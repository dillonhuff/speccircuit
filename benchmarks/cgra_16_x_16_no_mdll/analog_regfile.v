==> flow/design.v <==
module analog_regfile (
addr,
data_in,
wr_en,
jm_out,
r0,
r1,
r2,
r3,
r4,
r5,
r6,
r7,
r8,
r9,
r10,
r11,
r12,
r13,
r14,
clk,
reset
);
input clk;
input reset;
input wr_en;
input [19:0] jm_out;
input [31:0] addr;
input [31:0] data_in;
output reg [31:0] r0;
output reg [31:0] r1;
output reg [31:0] r2;
output reg [31:0] r3;
output reg [31:0] r4;
output reg [31:0] r5;
output reg [31:0] r6;
output reg [31:0] r7;
output reg [31:0] r8;
output reg [31:0] r9;
output reg [31:0] r10;
output reg [31:0] r11;
output reg [31:0] r12;
output reg [31:0] r13;
output reg [31:0] r14;
always @ (posedge clk or posedge reset) begin
	if(reset==1) begin
		r0 <= 32'b0;
		r1 <= 32'b0;
		r2 <= 32'b0;
		r3 <= 32'b0;
		r4 <= 32'b0;
		r5 <= 32'b0;
		r6 <= 32'b0;
		r7 <= 32'b0;
		r8 <= 32'b0;
		r9 <= 32'b0;
		r10 <= 32'b0;
		r11 <= 32'b0;
		r12 <= 32'b0;
		r13 <= 32'b0;
		r14 <= 32'b0;
	end  
	else begin
	r14 <= {12'b0,jm_out};
		if(wr_en == 1) begin
			case(addr)
				32'd0: begin
					r0 <= data_in;
				end
				32'd1: begin
					r1 <= data_in;
				end
				32'd2: begin
					r2 <= data_in;
				end
				32'd3: begin
					r3 <= data_in;
				end
				32'd4: begin
					r4 <= data_in;
				end
				32'd5: begin
					r5 <= data_in;
				end
				32'd6: begin
					r6 <= data_in;
				end
				32'd7: begin
					r7 <= data_in;
				end
				32'd8: begin
					r8 <= data_in;
				end
				32'd9: begin
					r9 <= data_in;
				end
				32'd10: begin
					r10 <= data_in;
				end
				32'd11: begin
					r11 <= data_in;
				end
				32'd12: begin
					r12 <= data_in;
				end
				32'd13: begin
					r13 <= data_in;
				end
			endcase
		end
	end  
end  
endmodule
* Step by step through the tools: analog_regfile *
What the tools print for analog_regfile, step after step.
Line numbers count from 1 in the design file above.
A cell with -- has no value.

set-up
  top module = analog_regfile
  clock input = clk
  library = sky130hd
  library corner = tt_025C_1v80

* Word level *
Source: Yosys, flattened and elaborated, memories not mapped. Widths are those after wreduce. Registers that Yosys merges into a memory's read port (data or address) are not register bits. Print and check cells do not count. Equal cells are merged and count once.

bit counts
  register bits after elaboration = 468
  input bits = 87
  output and inout bits = 480
  cells after elaboration = 43

cells by class
  eq/ne operators = 13
  reductions and logical operators = 15

operators by type and width
  kind                                                       number
  32-bit by 4-bit == test with 1-bit output with constant B  6
  32-bit by 3-bit == test with 1-bit output with constant B  4
  32-bit by 2-bit == test with 1-bit output with constant B  2
  32-bit by 1-bit == test with 1-bit output with constant B  1
  32-bit logical NOT                                         1
  2-bit AND reduction                                        14

* Depth *
Yosys ltp: most cells in a row. Word level: on the elaborated netlist, between registers, memories and ports. Mapped: between sequential cells and ports; inverters and the memories' decode and read muxes count.

logic depth
  depth after elaboration = 2
  ABC_AREA = 0
  gate-level depth with buffers = 6
  depth with buffers taken out = 4

* Synthesis result *
Yosys stat after the flow's synthesis: flattened, memories mapped to cells. It holds for the ABC_AREA given above (unset counts as 0); a run with the other value may have another netlist.

synthesis totals
  cells in the netlist = 1037
  cell area after synthesis = 17719.5 sq um
  sequential area = 11711.2 sq um
  flip-flops = 468
  buffer cells = 87

cell types
  cell                       number  area in all (sq um)
  sky130_fd_sc_hd__dfrtp_1   468     1.17E+04
  sky130_fd_sc_hd__mux2_2    346     3.9E+03
  sky130_fd_sc_hd__mux2_1    102     1.15E+03
  sky130_fd_sc_hd__nor4_4    10      212.704
  sky130_fd_sc_hd__buf_6     13      146.39
  sky130_fd_sc_hd__buf_4     18      135.13
  sky130_fd_sc_hd__buf_2     24      120.115
  sky130_fd_sc_hd__clkbuf_1  32      120.115
  sky130_fd_sc_hd__nor4_2    7       87.584
  sky130_fd_sc_hd__nor3_2    4       40.038
  sky130_fd_sc_hd__nand4_4   1       21.27
  sky130_fd_sc_hd__nand3_4   1       17.517
  sky130_fd_sc_hd__nand3b_1  2       15.014
  sky130_fd_sc_hd__nand2b_1  2       12.512
  sky130_fd_sc_hd__or3b_2    1       8.758
  sky130_fd_sc_hd__nand4_1   1       6.256
  sky130_fd_sc_hd__nand3_1   1       5.005
  sky130_fd_sc_hd__conb_1    1       3.754

Not listed: further types 3, cells in them 3.

* Worst setup path after synthesis *
OpenSTA on the mapped netlist: ideal clock, no wires. The path of least setup slack (recovery checks aside). Input and output delay are each 20% of the period. Register names are those of the netlist, which keeps one name where synthesis merged equal registers.

path after synthesis
  path kind = input-to-reg
  from = input addr[14]
  to = register r11[10]
  clock period = 3.33 ns
  external input delay = 0.666 ns
  setup time = 0.125 ns
  time at the first pin = 0.666 ns
  arrival = 2.416 ns
  required time = 3.205 ns
  setup slack = 0.789 ns
  delay of the path = 1.875 ns
  stages on the path = 6
  buffers on the path = 2
  period reached after synthesis = 2.541 ns

"delay of the path" is the arrival time less input delay plus setup time.
"stages on the path": output pins that drive a net of the path, with the launching flip-flop's if there is one; two outputs of one cell count as two.
"period reached after synthesis" is the clock period less the worst setup slack; recovery checks do not enter. This is arithmetic on one report: input and output delays are still those of the set period (20% each).
The rows between start and end are the longest chain of elaborated cells between them; the timing report does not say that the signal goes this way. Where chains are equally long, one stands for them.
A line is the first line of the expression or statement that the cell stems from. Yosys adds cells for indexed reads and writes and turns some case tables into memories.

between the ends, after synthesis
  cell sequence = sky130_fd_sc_hd__nor4_2 -> sky130_fd_sc_hd__nand4_4 -> sky130_fd_sc_hd__buf_6 -> sky130_fd_sc_hd__nor4_4 -> sky130_fd_sc_hd__buf_6 -> sky130_fd_sc_hd__mux2_2
  length of the longest elaborated chain = 2
  elaborated cells between the ends (all ways) = 2
  RTL lines with such cells = 1
  those cells by class = eq/ne (1); reduce/logical (1)

RTL lines, path after synthesis
  item                                       RTL line  RTL
  from (decl)                                28        input [31:0] addr;
  32-bit by 4-bit == test with 1-bit output  66        case(addr)
  2-bit AND reduction                        --
  to (assign)                                58        r11 <= 32'b0;
  to (assign)                                101       r11 <= data_in;
  to (decl)                                  41        output reg [31:0] r11;

* Path in the finished layout *
Path of least setup slack in the final report of stored run 1 (OpenROAD, finished layout, wires in). Where an end is a register, its clock arrival counts in the times.

path post-layout
  path kind = input-to-reg
  from = input addr[8]
  to = register r11[31]
  clock period = 2.45 ns
  external input delay = 0.49 ns
  setup time = 0.11 ns
  time at the first pin = 0.49 ns
  arrival = 2.63 ns
  required time = 2.92 ns
  setup slack = 0.29 ns
  stages on the path = 12
  buffers on the path = 8

The rows between start and end are the longest chain of elaborated cells between them; the timing report does not say that the signal goes this way. Where chains are equally long, one stands for them.

between the ends, post-layout
  cell sequence = sky130_fd_sc_hd__buf_6 -> sky130_fd_sc_hd__nor4_4 -> sky130_fd_sc_hd__buf_4 -> sky130_fd_sc_hd__nand4_4 -> sky130_fd_sc_hd__buf_6 -> sky130_fd_sc_hd__buf_16 -> sky130_fd_sc_hd__buf_6 -> sky130_fd_sc_hd__nor4_4 -> sky130_fd_sc_hd__buf_6 -> sky130_fd_sc_hd__buf_6 -> sky130_fd_sc_hd__buf_12 -> sky130_fd_sc_hd__mux2_2
  length of the longest elaborated chain = 2
  elaborated cells between the ends (all ways) = 2
  RTL lines with such cells = 1
  those cells by class = eq/ne (1); reduce/logical (1)

RTL lines, path post-layout
  item                                       RTL line  RTL
  from (decl)                                28        input [31:0] addr;
  32-bit by 4-bit == test with 1-bit output  66        case(addr)
  2-bit AND reduction                        --
  to (assign)                                58        r11 <= 32'b0;
  to (assign)                                101       r11 <= data_in;
  to (decl)                                  41        output reg [31:0] r11;

## Implementation results

Record of 2 stored runs of the RTL-to-layout flow on analog_regfile, platform sky130hd. The runs are unordered. Constraints: input delay and output delay 20% of the set period each, output load 0.01 pF.
"worst setup path time (ns)": the worst setup path's part of the clock period (all of it between registers, 20% less for each end at a port) less its slack. A launch clock that arrives late makes it longer, a capture clock that arrives late makes it shorter.
"finish__power__total" is the tool's figure for a default switching activity; nothing was simulated.

settings of stored run 1
{
  "period_ns": 2.45,
  "SETUP_SLACK_MARGIN": 0.72,
  "CAP_MARGIN": 20,
  "CORE_MARGIN": 2,
  "CORE_UTILIZATION": 40,
  "SLEW_MARGIN": 20
}
report of stored run 1
yosys chip area after synthesis (um^2): 17719.5
finish__design__die__area: 45997.4
finish__design__instance__area__stdcell: 29020.3
finish__timing__setup__ws: 0.289
finish__timing__setup__tns: 0.000
finish__timing__hold__ws: 0.324
finish__power__total: 1.633e-02
worst setup path time (ns): 1.67
worst setup path kind: input-to-reg

settings of stored run 2
{
  "period_ns": 2.9,
  "CORE_UTILIZATION": 53,
  "SETUP_SLACK_MARGIN": -0.06,
  "PLACE_DENSITY_LB_ADDON": 0.14,
  "CORE_ASPECT_RATIO": 1.67,
  "CORE_MARGIN": 10,
  "CELL_PAD_IN_SITES_DETAIL_PLACEMENT": 1,
  "ABC_AREA": 1,
  "GPL_TIMING_DRIVEN": 0,
  "GPL_ROUTABILITY_DRIVEN": 1,
  "CTS_CLUSTER_SIZE": 100,
  "CAP_MARGIN": 20,
  "SLEW_MARGIN": 20
}
report of stored run 2: did not finish, place, DPL-0033
