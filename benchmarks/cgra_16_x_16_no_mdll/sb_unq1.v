==> flow/design.v <==
module sb_unq1 (
clk, clk_en, reset, 
pe_output_0,
out_0_0,
in_0_0,
out_0_1,
in_0_1,
out_0_2,
in_0_2,
out_0_3,
in_0_3,
out_0_4,
in_0_4,
out_1_0,
in_1_0,
out_1_1,
in_1_1,
out_1_2,
in_1_2,
out_1_3,
in_1_3,
out_1_4,
in_1_4,
out_2_0,
in_2_0,
out_2_1,
in_2_1,
out_2_2,
in_2_2,
out_2_3,
in_2_3,
out_2_4,
in_2_4,
out_3_0,
in_3_0,
out_3_1,
in_3_1,
out_3_2,
in_3_2,
out_3_3,
in_3_3,
out_3_4,
in_3_4,
config_addr,
config_data,
config_en,
read_data
);
  input  clk;
  input  clk_en;
  input  reset;
  input  config_en;
  input [31:0] config_data;
  input [31:0] config_addr;
  input [15:0] pe_output_0;
  output [15:0] out_0_0;
  input [15:0] in_0_0;
  output [15:0] out_0_1;
  input [15:0] in_0_1;
  output [15:0] out_0_2;
  input [15:0] in_0_2;
  output [15:0] out_0_3;
  input [15:0] in_0_3;
  output [15:0] out_0_4;
  input [15:0] in_0_4;
  output [15:0] out_1_0;
  input [15:0] in_1_0;
  output [15:0] out_1_1;
  input [15:0] in_1_1;
  output [15:0] out_1_2;
  input [15:0] in_1_2;
  output [15:0] out_1_3;
  input [15:0] in_1_3;
  output [15:0] out_1_4;
  input [15:0] in_1_4;
  output [15:0] out_2_0;
  input [15:0] in_2_0;
  output [15:0] out_2_1;
  input [15:0] in_2_1;
  output [15:0] out_2_2;
  input [15:0] in_2_2;
  output [15:0] out_2_3;
  input [15:0] in_2_3;
  output [15:0] out_2_4;
  input [15:0] in_2_4;
  output [15:0] out_3_0;
  input [15:0] in_3_0;
  output [15:0] out_3_1;
  input [15:0] in_3_1;
  output [15:0] out_3_2;
  input [15:0] in_3_2;
  output [15:0] out_3_3;
  input [15:0] in_3_3;
  output [15:0] out_3_4;
  input [15:0] in_3_4;
  output reg [31:0] read_data;
  reg [63:0] config_sb;
  always @(posedge clk or posedge reset) begin
    if (reset==1'b1) begin
      config_sb <= 64'h000000FFFFFFFFFF;
    end else begin
      if (config_en==1'b1) begin
         case (config_addr[31:24])
           8'd0: config_sb[31:0] <= config_data;
           8'd1: config_sb[63:32] <= config_data;
           default: ;
         endcase
      end
    end
  end
  reg [31:0] config_ungate;
  always @(posedge clk or posedge reset) begin
    if (reset==1'b1) begin
      config_ungate <= 32'h0;
    end else begin
      if (config_en==1'b1) begin
         case (config_addr[31:24])
           8'd2: config_ungate[31:0] <= config_data;
           default: ;
         endcase
      end
    end
  end
  reg [15:0] out_0_0_i;
  always @(*) begin
    case (config_sb[1:0])
        2'd0: out_0_0_i = in_1_0;
        2'd1: out_0_0_i = in_2_0;
        2'd2: out_0_0_i = in_3_0;
        2'd3: out_0_0_i = pe_output_0;
        default: out_0_0_i = 0;
    endcase
  end
  reg [15:0] out_0_0_id1;
  wire out_0_0_le;
  assign out_0_0_le = clk_en | (config_ungate[0]); 
  always @(posedge clk) begin
    if (out_0_0_le)
      out_0_0_id1 <= out_0_0_i;
  end
  assign out_0_0 = config_sb[40]?out_0_0_id1:out_0_0_i; 
  reg [15:0] out_0_1_i;
  always @(*) begin
    case (config_sb[3:2])
        2'd0: out_0_1_i = in_1_1;
        2'd1: out_0_1_i = in_2_1;
        2'd2: out_0_1_i = in_3_1;
        2'd3: out_0_1_i = pe_output_0;
        default: out_0_1_i = 0;
    endcase
  end
  reg [15:0] out_0_1_id1;
  wire out_0_1_le;
  assign out_0_1_le = clk_en | (config_ungate[1]); 
  always @(posedge clk) begin
    if (out_0_1_le)
      out_0_1_id1 <= out_0_1_i;
  end
  assign out_0_1 = config_sb[41]?out_0_1_id1:out_0_1_i; 
  reg [15:0] out_0_2_i;
  always @(*) begin
    case (config_sb[5:4])
        2'd0: out_0_2_i = in_1_2;
        2'd1: out_0_2_i = in_2_2;
        2'd2: out_0_2_i = in_3_2;
        2'd3: out_0_2_i = pe_output_0;
        default: out_0_2_i = 0;
    endcase
  end
  reg [15:0] out_0_2_id1;
  wire out_0_2_le;
  assign out_0_2_le = clk_en | (config_ungate[2]); 
  always @(posedge clk) begin
    if (out_0_2_le)
      out_0_2_id1 <= out_0_2_i;
  end
  assign out_0_2 = config_sb[42]?out_0_2_id1:out_0_2_i; 
  reg [15:0] out_0_3_i;
  always @(*) begin
    case (config_sb[7:6])
        2'd0: out_0_3_i = in_1_3;
        2'd1: out_0_3_i = in_2_3;
        2'd2: out_0_3_i = in_3_3;
        2'd3: out_0_3_i = pe_output_0;
        default: out_0_3_i = 0;
    endcase
  end
  reg [15:0] out_0_3_id1;
  wire out_0_3_le;
  assign out_0_3_le = clk_en | (config_ungate[3]); 
  always @(posedge clk) begin
    if (out_0_3_le)
      out_0_3_id1 <= out_0_3_i;
  end
  assign out_0_3 = config_sb[43]?out_0_3_id1:out_0_3_i; 
  reg [15:0] out_0_4_i;
  always @(*) begin
    case (config_sb[9:8])
        2'd0: out_0_4_i = in_1_4;
        2'd1: out_0_4_i = in_2_4;
        2'd2: out_0_4_i = in_3_4;
        2'd3: out_0_4_i = pe_output_0;
        default: out_0_4_i = 0;
    endcase
  end
  reg [15:0] out_0_4_id1;
  wire out_0_4_le;
  assign out_0_4_le = clk_en | (config_ungate[4]); 
  always @(posedge clk) begin
    if (out_0_4_le)
      out_0_4_id1 <= out_0_4_i;
  end
  assign out_0_4 = config_sb[44]?out_0_4_id1:out_0_4_i; 
  reg [15:0] out_1_0_i;
  always @(*) begin
    case (config_sb[11:10])
        2'd0: out_1_0_i = in_0_0;
        2'd1: out_1_0_i = in_2_0;
        2'd2: out_1_0_i = in_3_0;
        2'd3: out_1_0_i = pe_output_0;
        default: out_1_0_i = 0;
    endcase
  end
  reg [15:0] out_1_0_id1;
  wire out_1_0_le;
  assign out_1_0_le = clk_en | (config_ungate[5]); 
  always @(posedge clk) begin
    if (out_1_0_le)
      out_1_0_id1 <= out_1_0_i;
  end
  assign out_1_0 = config_sb[45]?out_1_0_id1:out_1_0_i; 
  reg [15:0] out_1_1_i;
  always @(*) begin
    case (config_sb[13:12])
        2'd0: out_1_1_i = in_0_1;
        2'd1: out_1_1_i = in_2_1;
        2'd2: out_1_1_i = in_3_1;
        2'd3: out_1_1_i = pe_output_0;
        default: out_1_1_i = 0;
    endcase
  end
  reg [15:0] out_1_1_id1;
  wire out_1_1_le;
  assign out_1_1_le = clk_en | (config_ungate[6]); 
  always @(posedge clk) begin
    if (out_1_1_le)
      out_1_1_id1 <= out_1_1_i;
  end
  assign out_1_1 = config_sb[46]?out_1_1_id1:out_1_1_i; 
  reg [15:0] out_1_2_i;
  always @(*) begin
    case (config_sb[15:14])
        2'd0: out_1_2_i = in_0_2;
        2'd1: out_1_2_i = in_2_2;
        2'd2: out_1_2_i = in_3_2;
        2'd3: out_1_2_i = pe_output_0;
        default: out_1_2_i = 0;
    endcase
  end
  reg [15:0] out_1_2_id1;
  wire out_1_2_le;
  assign out_1_2_le = clk_en | (config_ungate[7]); 
  always @(posedge clk) begin
    if (out_1_2_le)
      out_1_2_id1 <= out_1_2_i;
  end
  assign out_1_2 = config_sb[47]?out_1_2_id1:out_1_2_i; 
  reg [15:0] out_1_3_i;
  always @(*) begin
    case (config_sb[17:16])
        2'd0: out_1_3_i = in_0_3;
        2'd1: out_1_3_i = in_2_3;
        2'd2: out_1_3_i = in_3_3;
        2'd3: out_1_3_i = pe_output_0;
        default: out_1_3_i = 0;
    endcase
  end
  reg [15:0] out_1_3_id1;
  wire out_1_3_le;
  assign out_1_3_le = clk_en | (config_ungate[8]); 
  always @(posedge clk) begin
    if (out_1_3_le)
      out_1_3_id1 <= out_1_3_i;
  end
  assign out_1_3 = config_sb[48]?out_1_3_id1:out_1_3_i; 
  reg [15:0] out_1_4_i;
  always @(*) begin
    case (config_sb[19:18])
        2'd0: out_1_4_i = in_0_4;
        2'd1: out_1_4_i = in_2_4;
        2'd2: out_1_4_i = in_3_4;
        2'd3: out_1_4_i = pe_output_0;
        default: out_1_4_i = 0;
    endcase
  end
  reg [15:0] out_1_4_id1;
  wire out_1_4_le;
  assign out_1_4_le = clk_en | (config_ungate[9]); 
  always @(posedge clk) begin
    if (out_1_4_le)
      out_1_4_id1 <= out_1_4_i;
  end
  assign out_1_4 = config_sb[49]?out_1_4_id1:out_1_4_i; 
  reg [15:0] out_2_0_i;
  always @(*) begin
    case (config_sb[21:20])
        2'd0: out_2_0_i = in_0_0;
        2'd1: out_2_0_i = in_1_0;
        2'd2: out_2_0_i = in_3_0;
        2'd3: out_2_0_i = pe_output_0;
        default: out_2_0_i = 0;
    endcase
  end
  reg [15:0] out_2_0_id1;
  wire out_2_0_le;
  assign out_2_0_le = clk_en | (config_ungate[10]); 
  always @(posedge clk) begin
    if (out_2_0_le)
      out_2_0_id1 <= out_2_0_i;
  end
  assign out_2_0 = config_sb[50]?out_2_0_id1:out_2_0_i; 
  reg [15:0] out_2_1_i;
  always @(*) begin
    case (config_sb[23:22])
        2'd0: out_2_1_i = in_0_1;
        2'd1: out_2_1_i = in_1_1;
        2'd2: out_2_1_i = in_3_1;
        2'd3: out_2_1_i = pe_output_0;
        default: out_2_1_i = 0;
    endcase
  end
  reg [15:0] out_2_1_id1;
  wire out_2_1_le;
  assign out_2_1_le = clk_en | (config_ungate[11]); 
  always @(posedge clk) begin
    if (out_2_1_le)
      out_2_1_id1 <= out_2_1_i;
  end
  assign out_2_1 = config_sb[51]?out_2_1_id1:out_2_1_i; 
  reg [15:0] out_2_2_i;
  always @(*) begin
    case (config_sb[25:24])
        2'd0: out_2_2_i = in_0_2;
        2'd1: out_2_2_i = in_1_2;
        2'd2: out_2_2_i = in_3_2;
        2'd3: out_2_2_i = pe_output_0;
        default: out_2_2_i = 0;
    endcase
  end
  reg [15:0] out_2_2_id1;
  wire out_2_2_le;
  assign out_2_2_le = clk_en | (config_ungate[12]); 
  always @(posedge clk) begin
    if (out_2_2_le)
      out_2_2_id1 <= out_2_2_i;
  end
  assign out_2_2 = config_sb[52]?out_2_2_id1:out_2_2_i; 
  reg [15:0] out_2_3_i;
  always @(*) begin
    case (config_sb[27:26])
        2'd0: out_2_3_i = in_0_3;
        2'd1: out_2_3_i = in_1_3;
        2'd2: out_2_3_i = in_3_3;
        2'd3: out_2_3_i = pe_output_0;
        default: out_2_3_i = 0;
    endcase
  end
  reg [15:0] out_2_3_id1;
  wire out_2_3_le;
  assign out_2_3_le = clk_en | (config_ungate[13]); 
  always @(posedge clk) begin
    if (out_2_3_le)
      out_2_3_id1 <= out_2_3_i;
  end
  assign out_2_3 = config_sb[53]?out_2_3_id1:out_2_3_i; 
  reg [15:0] out_2_4_i;
  always @(*) begin
    case (config_sb[29:28])
        2'd0: out_2_4_i = in_0_4;
        2'd1: out_2_4_i = in_1_4;
        2'd2: out_2_4_i = in_3_4;
        2'd3: out_2_4_i = pe_output_0;
        default: out_2_4_i = 0;
    endcase
  end
  reg [15:0] out_2_4_id1;
  wire out_2_4_le;
  assign out_2_4_le = clk_en | (config_ungate[14]); 
  always @(posedge clk) begin
    if (out_2_4_le)
      out_2_4_id1 <= out_2_4_i;
  end
  assign out_2_4 = config_sb[54]?out_2_4_id1:out_2_4_i; 
  reg [15:0] out_3_0_i;
  always @(*) begin
    case (config_sb[31:30])
        2'd0: out_3_0_i = in_0_0;
        2'd1: out_3_0_i = in_1_0;
        2'd2: out_3_0_i = in_2_0;
        2'd3: out_3_0_i = pe_output_0;
        default: out_3_0_i = 0;
    endcase
  end
  reg [15:0] out_3_0_id1;
  wire out_3_0_le;
  assign out_3_0_le = clk_en | (config_ungate[15]); 
  always @(posedge clk) begin
    if (out_3_0_le)
      out_3_0_id1 <= out_3_0_i;
  end
  assign out_3_0 = config_sb[55]?out_3_0_id1:out_3_0_i; 
  reg [15:0] out_3_1_i;
  always @(*) begin
    case (config_sb[33:32])
        2'd0: out_3_1_i = in_0_1;
        2'd1: out_3_1_i = in_1_1;
        2'd2: out_3_1_i = in_2_1;
        2'd3: out_3_1_i = pe_output_0;
        default: out_3_1_i = 0;
    endcase
  end
  reg [15:0] out_3_1_id1;
  wire out_3_1_le;
  assign out_3_1_le = clk_en | (config_ungate[16]); 
  always @(posedge clk) begin
    if (out_3_1_le)
      out_3_1_id1 <= out_3_1_i;
  end
  assign out_3_1 = config_sb[56]?out_3_1_id1:out_3_1_i; 
  reg [15:0] out_3_2_i;
  always @(*) begin
    case (config_sb[35:34])
        2'd0: out_3_2_i = in_0_2;
        2'd1: out_3_2_i = in_1_2;
        2'd2: out_3_2_i = in_2_2;
        2'd3: out_3_2_i = pe_output_0;
        default: out_3_2_i = 0;
    endcase
  end
  reg [15:0] out_3_2_id1;
  wire out_3_2_le;
  assign out_3_2_le = clk_en | (config_ungate[17]); 
  always @(posedge clk) begin
    if (out_3_2_le)
      out_3_2_id1 <= out_3_2_i;
  end
  assign out_3_2 = config_sb[57]?out_3_2_id1:out_3_2_i; 
  reg [15:0] out_3_3_i;
  always @(*) begin
    case (config_sb[37:36])
        2'd0: out_3_3_i = in_0_3;
        2'd1: out_3_3_i = in_1_3;
        2'd2: out_3_3_i = in_2_3;
        2'd3: out_3_3_i = pe_output_0;
        default: out_3_3_i = 0;
    endcase
  end
  reg [15:0] out_3_3_id1;
  wire out_3_3_le;
  assign out_3_3_le = clk_en | (config_ungate[18]); 
  always @(posedge clk) begin
    if (out_3_3_le)
      out_3_3_id1 <= out_3_3_i;
  end
  assign out_3_3 = config_sb[58]?out_3_3_id1:out_3_3_i; 
  reg [15:0] out_3_4_i;
  always @(*) begin
    case (config_sb[39:38])
        2'd0: out_3_4_i = in_0_4;
        2'd1: out_3_4_i = in_1_4;
        2'd2: out_3_4_i = in_2_4;
        2'd3: out_3_4_i = pe_output_0;
        default: out_3_4_i = 0;
    endcase
  end
  reg [15:0] out_3_4_id1;
  wire out_3_4_le;
  assign out_3_4_le = clk_en | (config_ungate[19]); 
  always @(posedge clk) begin
    if (out_3_4_le)
      out_3_4_id1 <= out_3_4_i;
  end
  assign out_3_4 = config_sb[59]?out_3_4_id1:out_3_4_i; 
  always @ (*) begin
    case (config_addr[31:24])    
         8'd0: read_data = config_sb[31:0];
         8'd1: read_data = config_sb[63:32];
         8'd2: read_data = config_ungate[31:0];
         8'd3 : read_data = out_0_0_id1;
         8'd4 : read_data = out_0_1_id1;
         8'd5 : read_data = out_0_2_id1;
         8'd6 : read_data = out_0_3_id1;
         8'd7 : read_data = out_0_4_id1;
         8'd8 : read_data = out_1_0_id1;
         8'd9 : read_data = out_1_1_id1;
         8'd10 : read_data = out_1_2_id1;
         8'd11 : read_data = out_1_3_id1;
         8'd12 : read_data = out_1_4_id1;
         8'd13 : read_data = out_2_0_id1;
         8'd14 : read_data = out_2_1_id1;
         8'd15 : read_data = out_2_2_id1;
         8'd16 : read_data = out_2_3_id1;
         8'd17 : read_data = out_2_4_id1;
         8'd18 : read_data = out_3_0_id1;
         8'd19 : read_data = out_3_1_id1;
         8'd20 : read_data = out_3_2_id1;
         8'd21 : read_data = out_3_3_id1;
         8'd22 : read_data = out_3_4_id1;
        default : read_data = 'h0;
    endcase
  end
endmodule
Tool chain data of sb_unq1. What the tools print for sb_unq1, step after step. Line numbers count from 1 in the design file above. Operators: Yosys type, input widths -> output width; for muxes data width and select width s. Cell names lack the library's common part. The mark - stands for no value.

Design top: sb_unq1. Clock input: clk. Standard-cell library: sky130hd. Corner: tt_025C_1v80.

Word level. Source: Yosys, flattened and elaborated, memories not mapped. Widths are those after wreduce. Registers that Yosys merges into a memory's read port (data or address) are not register bits. Print and check cells do not count. Equal cells are merged and count once.

The figure for reduce/logical cells is 24. Muxes and demuxes: 41. For bitwise gates (word level) the number is 20. For eq/ne operators the number is 82.

Operators by type and width (count): $pmux 16 s4 (20); $pmux 32 s23 (1); $mux 16 (20); $eq 2x2->1 const B (40); $eq 8x4->1 const B (8); $eq 8x5->1 const B (7); $eq 2x1->1 const B (20); $logic_not 2->1 (20); $eq 8x3->1 const B (4); $or 1x1->1 (20); $eq 8x2->1 const B (2); $eq 8x1->1 const B (1); $logic_not 8->1 (1); $reduce_and 2->1 (3).

Under elaborated cells stands 190. Flip-flop bits (word level): 416. The entry for output and inout port bits reads 352.

Depth. Longest topological path by Yosys (ltp), each cell counted once; first at word level (registers and memories cut), then after technology mapping (sequential cells cut; the memories' decode and read muxes count).

Under depth after elaboration stands 3. For ABC_AREA the number is 0. For mapped depth the number is 9. The entry for mapped depth without buffers reads 5.

After synthesis. The flow's flattened synthesis, as Yosys stat reports it; memories are mapped. The netlist is that of the ABC_AREA named above (0 if unset); the other value can give another one.

For area of sequential cells the number is 0.0120616 sq mm. For mapped area the number is 0.0287013 sq mm. The figure for mapped cells is 1915. The figure for buffers is 231. The entry for mapped flip-flops reads 416.

Cells by type (count): edfxtp_1 (320); mux4_2 (322); mux2_2 (403); dfrtp_1 (56); dfstp_2 (40); clkbuf_1 (139); mux2i_1 (49); a22oi_1 (63); mux2_4 (30); buf_2 (51); nand3_1 (42); nor2_1 (55); a22o_1 (21); a21oi_1 (29); buf_1 (35); or2_2 (21); nand2_1 (32); o21ai_0 (23).

Not listed: further types 48, cells in them 184.

Timing after synthesis. Path of least setup slack by OpenSTA after synthesis, without wires, with an ideal clock, recovery checks aside; 20% of the period is set as input and as output delay. Where synthesis merged equal registers, the netlist keeps one of their names.

Path kind: input port to output port. Start point: input port config_addr[27]. End point: output port read_data[0]. The entry for path delay reads 1704 ps. The entry for time at the first pin reads 658 ps. Under slack stands 270 ps. The figure for arrival is 2362 ps. The figure for path buffers is 4. The figure for clock period is 3290 ps. The entry for stages on the path reads 8. For data required time the number is 2632 ps. Under external output delay stands 658 ps. The entry for synthesis period reached reads 3020 ps.

"path delay" is the arrival time less input delay plus setup time. A path that ends at an output port has no setup time. "stages on the path": output pins that drive a net of the path, with the launching flip-flop's if there is one; two outputs of one cell count as two. "synthesis period reached" = period - worst setup slack (recovery checks aside). The figure is calculated, with input and output delays left at 20% of the set period. The rows between start and end are the longest chain of elaborated cells between them; the timing report does not say that the signal goes this way. Where chains are equally long, one stands for them. Each line given opens the expression or statement behind the cell; cells for indexed reads and writes are added by Yosys, which also makes memories of some case tables.

Cells stage by stage: clkbuf_1 > clkbuf_1 > buf_2 > buf_2 > mux2i_1 > nor2_1 > a2111oi_0 > nand4_1. The figure for length of the longest elaborated chain is 2.

RTL lines, path after synthesis: from (decl) (line 54) `input [31:0] config_addr;`; $eq 8x5->1 (line 485) `case (config_addr[31:24])`; $pmux 32 s23 (line 485); to (decl) (line 96) `output reg [31:0] read_data;`.

Path in the finished layout. From the final timing report of job 1: the path of least setup slack in the routed layout; clock arrival at registers is part of the times. The path's times are printed in steps of 10 ps; the period is the one set.

Path kind: input port to output port. Start point: input port config_addr[26]. End point: output port read_data[11]. The entry for stages on the path reads 8. The figure for arrival is 3100 ps. Under slack stands -270 ps. The figure for clock period is 3530 ps. The entry for time at the first pin reads 710 ps. The figure for path buffers is 3. Under external output delay stands 710 ps. For data required time the number is 2820 ps.

The rows between start and end are the longest chain of elaborated cells between them; the timing report does not say that the signal goes this way. Where chains are equally long, one stands for them.

Cells stage by stage: clkbuf_4 > buf_6 > nor2b_1 > a22oi_1 > o22ai_1 > nor4_1 > o211ai_1 > buf_2. The figure for length of the longest elaborated chain is 2.

RTL lines, path post-layout: from (decl) (line 54) `input [31:0] config_addr;`; $eq 8x5->1 (line 485) `case (config_addr[31:24])`; $pmux 32 s23 (line 485); to (decl) (line 96) `output reg [31:0] read_data;`.

Ticket comment

Measured results for sb_unq1: 2 stored runs of the Yosys and OpenROAD flow on sky130hd. The settings differ; the order carries no meaning. The constraints put input and output delay at 20% of the set period each and load the outputs with 0.01 pF. "time on the worst setup path" means the part of the period allowed to the worst setup path (the constraints hold back 20% at inputs and 20% at outputs) less its slack; where the path has registers, the arrival times of their clocks count too. "time on the worst setup path" is known to 10 ps.

Job 1 has these settings: period_ns 3.53; CORE_UTILIZATION 22; SETUP_SLACK_MARGIN 0.06; PLACE_DENSITY_LB_ADDON 0.04; CELL_PAD_IN_SITES_GLOBAL_PLACEMENT 0; CELL_PAD_IN_SITES_DETAIL_PLACEMENT 0; ABC_AREA 0; GPL_TIMING_DRIVEN 0; GPL_ROUTABILITY_DRIVEN 0; CTS_CLUSTER_SIZE 56; CAP_MARGIN 5; CORE_MARGIN 2; SLEW_MARGIN 20. The chip area after synthesis (Yosys) stands at 0.0287013 sq mm. The area of the die stands at 0.133364 sq mm. The standard-cell area after layout stands at 0.0427272 sq mm. For the utilization after routing the run shows 33.0 %. The lowest setup slack reads -272 ps. The setup total negative slack reads -1062 ps. The measured time on the worst setup path is 2390 ps. Critical path type: input port to output port.

Job 2 has these settings: period_ns 3.58; SETUP_SLACK_MARGIN 0.97; CAP_MARGIN 20; CORE_MARGIN 2; CORE_UTILIZATION 40; SLEW_MARGIN 20. The chip area after synthesis (Yosys) stands at 0.0287013 sq mm. The area of the die stands at 0.0739106 sq mm. The standard-cell area after layout stands at 0.046905 sq mm. For the utilization after routing the run shows 65.8 %. The lowest setup slack reads 129 ps. The setup total negative slack reads 0 ps. The measured time on the worst setup path is 2730 ps. Critical path type: flip-flop to output port.
